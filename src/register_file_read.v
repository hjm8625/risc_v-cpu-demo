==> flow/design.v <==
`timescale 1ns / 1ps
module register_file_read #(
    parameter int width   = 32,
    parameter int numregs = 32
)(
    input logic clk,
    input logic reset,
    input logic wr_en,
    input logic [4:0] rd,
    input logic [width-1:0] result,
    input logic [width-1:0] ld_data,
    input logic is_load,
    input logic rs1_valid,
    input logic [4:0] rs1,
    output logic [width-1:0] src1_value,
    input logic rs2_valid,
    input logic [4:0] rs2,
    output logic [width-1:0] src2_value
);
    (* keep *)   
    logic [width-1:0] regs [0:numregs-1];
    initial begin
        for (int k = 0; k < numregs; k++) 
            regs[k] = '0;
    end
    always_ff @(posedge clk) begin
        if (reset) begin
            for (int i = 0; i < numregs; i++) regs[i] <= '0;
        end
        else if (wr_en && (rd != 5'd0)) begin
            regs[rd] <= is_load ? ld_data : result;  
        end
    end
    assign src1_value = (rs1_valid === 1'b1) ? regs[rs1] : '0;
    assign src2_value = (rs2_valid === 1'b1) ? regs[rs2] : '0;
endmodule
# --- Reports on register_file_read ---
# Tool output for the design above, in the order of the flow.
# Lines are those of the file above, counted from 1.
# Operators: Yosys type, input widths -> output width; for muxes data width and select width s.
# Cell names lack the library's common part.
inputs:
  design: "register_file_read"
  clock: "clk"
  library: "sky130hd"
  lib_corner: "tt_025C_1v80"

# --- Word-level counts ---
# Source: Yosys, flattened and elaborated, memories not mapped. Widths are those after wreduce; folded enables and synchronous resets count as part of the registers. Registers that Yosys merges into a memory's read port (data or address) are not register bits. Print and check cells do not count. Equal cells are merged and count once.
# Yosys's memory passes give these memory sizes; they may raise the number of words (mostly to a power of two), join words into wider ones and drop unused or constant bits.
classes:
  reduce_and_logical: 2
  eq_ne: 2
  n_addsub: 0
  muxes: 10
  n_shift: 0
  compare: 0
  n_logic: 0
  div: 0
  n_mul: 0
ops:
  columns: ["cell", "count"]
  rows:
  - ["$mux 32", 5]
  - ["$mux 5", 2]
  - ["$reduce_bool 5->1", 1]
  - ["$mux 1", 3]
  - ["$eqx 1x1->1 const B", 2]
  - ["$logic_and 1x1->1", 1]
word_totals:
  word_cells: 15
  rom_bits: 0
  mem_count: 1
  output_inout_bits: 64
  ram_bits: 1024
  register_bits: 0
  latchBits: 0
  in_bits: 85
mem_list:
  columns: ["memory", "words", "width", "line_no", "source"]
  rows:
  - ["regs", 32, 32, 21, "logic [width-1:0] regs [0:numregs-1];"]

# --- Logic depth ---
# Depth = most cells in a row (Yosys ltp): at word level without a register or memory, in the mapped netlist without a sequential cell, where the memories' decode and read muxes count.
logic_depth:
  word_depth: 4
  abc_area: 0
  ltp_mapped: 8
  depth_no_buf: 4

# --- Synthesis result ---
# Source: synth_stat.txt of the flow (Yosys; design flattened, memories mapped). It holds for the ABC_AREA given above (unset counts as 0); a run with the other value may have another netlist.
mapped:
  yosys_area_um2: 52347.7
  ffs: 1024
  sequential_area_um2: 30749.5
  buffers: 398
  cell_count: 3587
by_type:
  columns: ["cell_type", "count", "type_area_um2"]
  rows:
  - ["edfxtp_1", 1024, 3.07E+04]
  - ["mux4_2", 448, 1.01E+04]
  - ["nor2_1", 999, 3.75E+03]
  - ["mux2i_1", 160, 1.6E+03]
  - ["mux2_2", 128, 1.44E+03]
  - ["clkbuf_1", 273, 1.02E+03]
  - ["o221ai_1", 62, 543.021]
  - ["a22oi_1", 64, 480.461]
  - ["buf_2", 82, 410.394]
  - ["a31oi_1", 64, 400.384]
  - ["a221oi_1", 41, 359.094]
  - ["nand2_1", 78, 292.781]
  - ["buf_4", 28, 210.202]
  - ["nand2b_1", 33, 206.448]
  - ["o2111ai_1", 23, 201.443]
  - ["o21ai_0", 25, 125.12]
  - ["buf_6", 9, 101.347]
  - ["buf_12", 4, 80.077]
# Other cell types: 17; their cells: 42.

# --- Path before layout ---
# OpenSTA on the mapped netlist: ideal clock, no wires. The path of least setup slack (recovery checks aside). Input and output delay are each 20% of the period. Register names are those of the netlist, which keeps one name where synthesis merged equal registers.
synth_timing:
  kind: "input-to-output"
  from: "in rs1[1]"
  to: "out src1_value[15]"
  tclk_ns: 2.68
  path_stages: 6
  t_first_pin_ns: 0.536
  path_delay_ns: 1.467
  path_slack_ns: 0.141
  output_delay_ns: 0.536
  t_required_ns: 2.144
  arrival_ns: 2.003
  input_delay_ns: 0.536
  n_path_buf: 2
  period_less_setup_slack_ns: 2.539
# "path_delay_ns" is the arrival time less input delay plus setup time.
# At an output port there is no setup time.
# "path_stages" counts driving pins, that of a launching flip-flop among them; a cell with two outputs on the path counts twice.
# "period_less_setup_slack_ns" = period - worst setup slack (recovery checks aside). The figure is calculated, with input and output delays left at 20% of the set period.
# The rows between start and end are the longest chain of elaborated cells between them; the timing report does not say that the signal goes this way. Where chains are equally long, one stands for them.
# Each line given opens the expression or statement behind the cell; cells for indexed reads and writes are added by Yosys, which also makes memories of some case tables.
# The chain passes a memory read, where the word-level depth is cut; so it can be longer than that depth.
synth_via:
  cell_sequence: "buf_4 > buf_2 > mux4_2 > mux2_2 > o221ai_1 > a31oi_1"
  elab_chain_len: 2
  cone_cells: 2
  lines_between: 2
  classes_between: "mux (1); memory (1)"
synth_lines:
  columns: ["element", "line_no", "source"]
  rows:
  - ["start, declared", 14, "input logic [4:0] rs1,"]
  - ["$mem_v2 32x32", 21, "logic [width-1:0] regs [0:numregs-1];"]
  - ["$mux 32", 34, "assign src1_value = (rs1_valid === 1'b1) ? regs[rs1] : '0;"]
  - ["end, declared", 15, "output logic [width-1:0] src1_value,"]

# --- Path in the finished layout ---
# From the final timing report of flow run A: the path of least setup slack in the routed layout; clock arrival at registers is part of the times.
layout_timing:
  kind: "reg-to-output"
  from: "mem regs[2][1]"
  to: "out src1_value[1]"
  path_slack_ns: -0.20
  output_delay_ns: 0.58
  n_path_buf: 2
  t_required_ns: 2.34
  path_stages: 7
  arrival_ns: 2.54
  t_first_pin_ns: 0.68
  tclk_ns: 2.92
# The rows between start and end are the longest chain of elaborated cells between them; the timing report does not say that the signal goes this way. Where chains are equally long, one stands for them.
# The chain passes a memory read, where the word-level depth is cut; so it can be longer than that depth.
layout_via:
  cell_sequence: "edfxtp_1 > mux4_2 > mux2_4 > o221ai_4 > buf_6 > a31oi_1 > buf_2"
  elab_chain_len: 2
  cone_cells: 2
  lines_between: 2
  classes_between: "mux (1); memory (1)"
layout_lines:
  columns: ["element", "line_no", "source"]
  rows:
  - ["start, declared", 21, "logic [width-1:0] regs [0:numregs-1];"]
  - ["$mem_v2 32x32", 21, null]
  - ["$mux 32", 34, "assign src1_value = (rs1_valid === 1'b1) ? regs[rs1] : '0;"]
  - ["end, declared", 15, "output logic [width-1:0] src1_value,"]

Record of 2 stored runs of the RTL-to-layout flow on register_file_read, platform sky130hd. The runs are unordered. Constraints: input delay and output delay 20% of the set period each, output load 0.01 pF.
"achieved_period_ns" = clock period - worst setup slack. The figure is calculated, with input and output delays left at 20% of the set period.
By "worst_setup_path_time_ns" is meant the share of the clock period that the worst setup path is allowed (20% is reserved at inputs, 20% at outputs), minus its slack. Clock arrival times at its registers enter into it.
"power_uw": no workload was simulated; the value follows from the tool's default switching activity.

--- flow run A ---
==> flow/run.sh <==
#!/bin/bash
# the make line also repeats the synthesis and layout settings of config.mk as NAME=value (left out here)
make -C /OpenROAD-flow-scripts/flow DESIGN_CONFIG=/design/flow/config.mk WORK_HOME=/design/flow/orfs CLKGATE_MAP_FILE= finish
==> flow/config.mk <==
export PLATFORM = sky130hd
export DESIGN_NAME = register_file_read
export DESIGN_NICKNAME = register_file_read
export VERILOG_FILES = /design/flow/design.v
export SDC_FILE = /design/flow/constraint.sdc
export NUM_CORES = 4
export LEC_CHECK = 0
export CAP_MARGIN = 20
export CORE_MARGIN = 2
export CORE_UTILIZATION = 61
export SLEW_MARGIN = 20
==> flow/constraint.sdc <==
create_clock -name core_clock -period 2.92 [get_ports {clk}]
set_input_delay 0.5840 -clock core_clock [delete_from_list [all_inputs] [get_ports {clk}]]
set_output_delay 0.5840 -clock core_clock [all_outputs]
set_load 0.01 [all_outputs]

==> results, as YAML <==
results:
  power_uw: 37629
  timing.setup.ws_ns: -0.200
  fin_hold_ws_ns: 0.610
  utilization_pct: 76.7
  synthesis_area_um2: 52347.7
  total_die_area_um2: 88176.3
  worst_setup_path_time_ns: 2.54
  critical_path_kind: "reg-to-output"
  tns_ns: -9.345
  finalCellArea_um2: 65341.4
  achieved_period_ns: 3.120

--- flow run B ---
==> flow/run.sh <==
#!/bin/bash
# the make line also repeats the synthesis and layout settings of config.mk as NAME=value (left out here)
make -C /OpenROAD-flow-scripts/flow DESIGN_CONFIG=/design/flow/config.mk WORK_HOME=/design/flow/orfs CLKGATE_MAP_FILE= finish
==> flow/config.mk <==
export PLATFORM = sky130hd
export DESIGN_NAME = register_file_read
export DESIGN_NICKNAME = register_file_read
export VERILOG_FILES = /design/flow/design.v
export SDC_FILE = /design/flow/constraint.sdc
export NUM_CORES = 4
export LEC_CHECK = 0
export CAP_MARGIN = 40
export CELL_PAD_IN_SITES_DETAIL_PLACEMENT = 1
export CORE_ASPECT_RATIO = 0.76
export CORE_MARGIN = 2
export CORE_UTILIZATION = 35
export GPL_ROUTABILITY_DRIVEN = 0
export MAX_ROUTING_LAYER = met4
export PLACE_DENSITY = 0.81
export SETUP_SLACK_MARGIN = -0.26
export SLEW_MARGIN = 20
==> flow/constraint.sdc <==
create_clock -name core_clock -period 4.1 [get_ports {clk}]
set_input_delay 0.8200 -clock core_clock [delete_from_list [all_inputs] [get_ports {clk}]]
set_output_delay 0.8200 -clock core_clock [all_outputs]
set_load 0.01 [all_outputs]

==> results, as YAML <==
results:
  power_uw: 25380
  timing.setup.ws_ns: -0.214
  fin_hold_ws_ns: 0.652
  utilization_pct: 41.5
  synthesis_area_um2: 52347.7
  total_die_area_um2: 152704.0
  worst_setup_path_time_ns: 2.67
  critical_path_kind: "input-to-output"
  tns_ns: -1.833
  finalCellArea_um2: 61572.8
  achieved_period_ns: 4.314
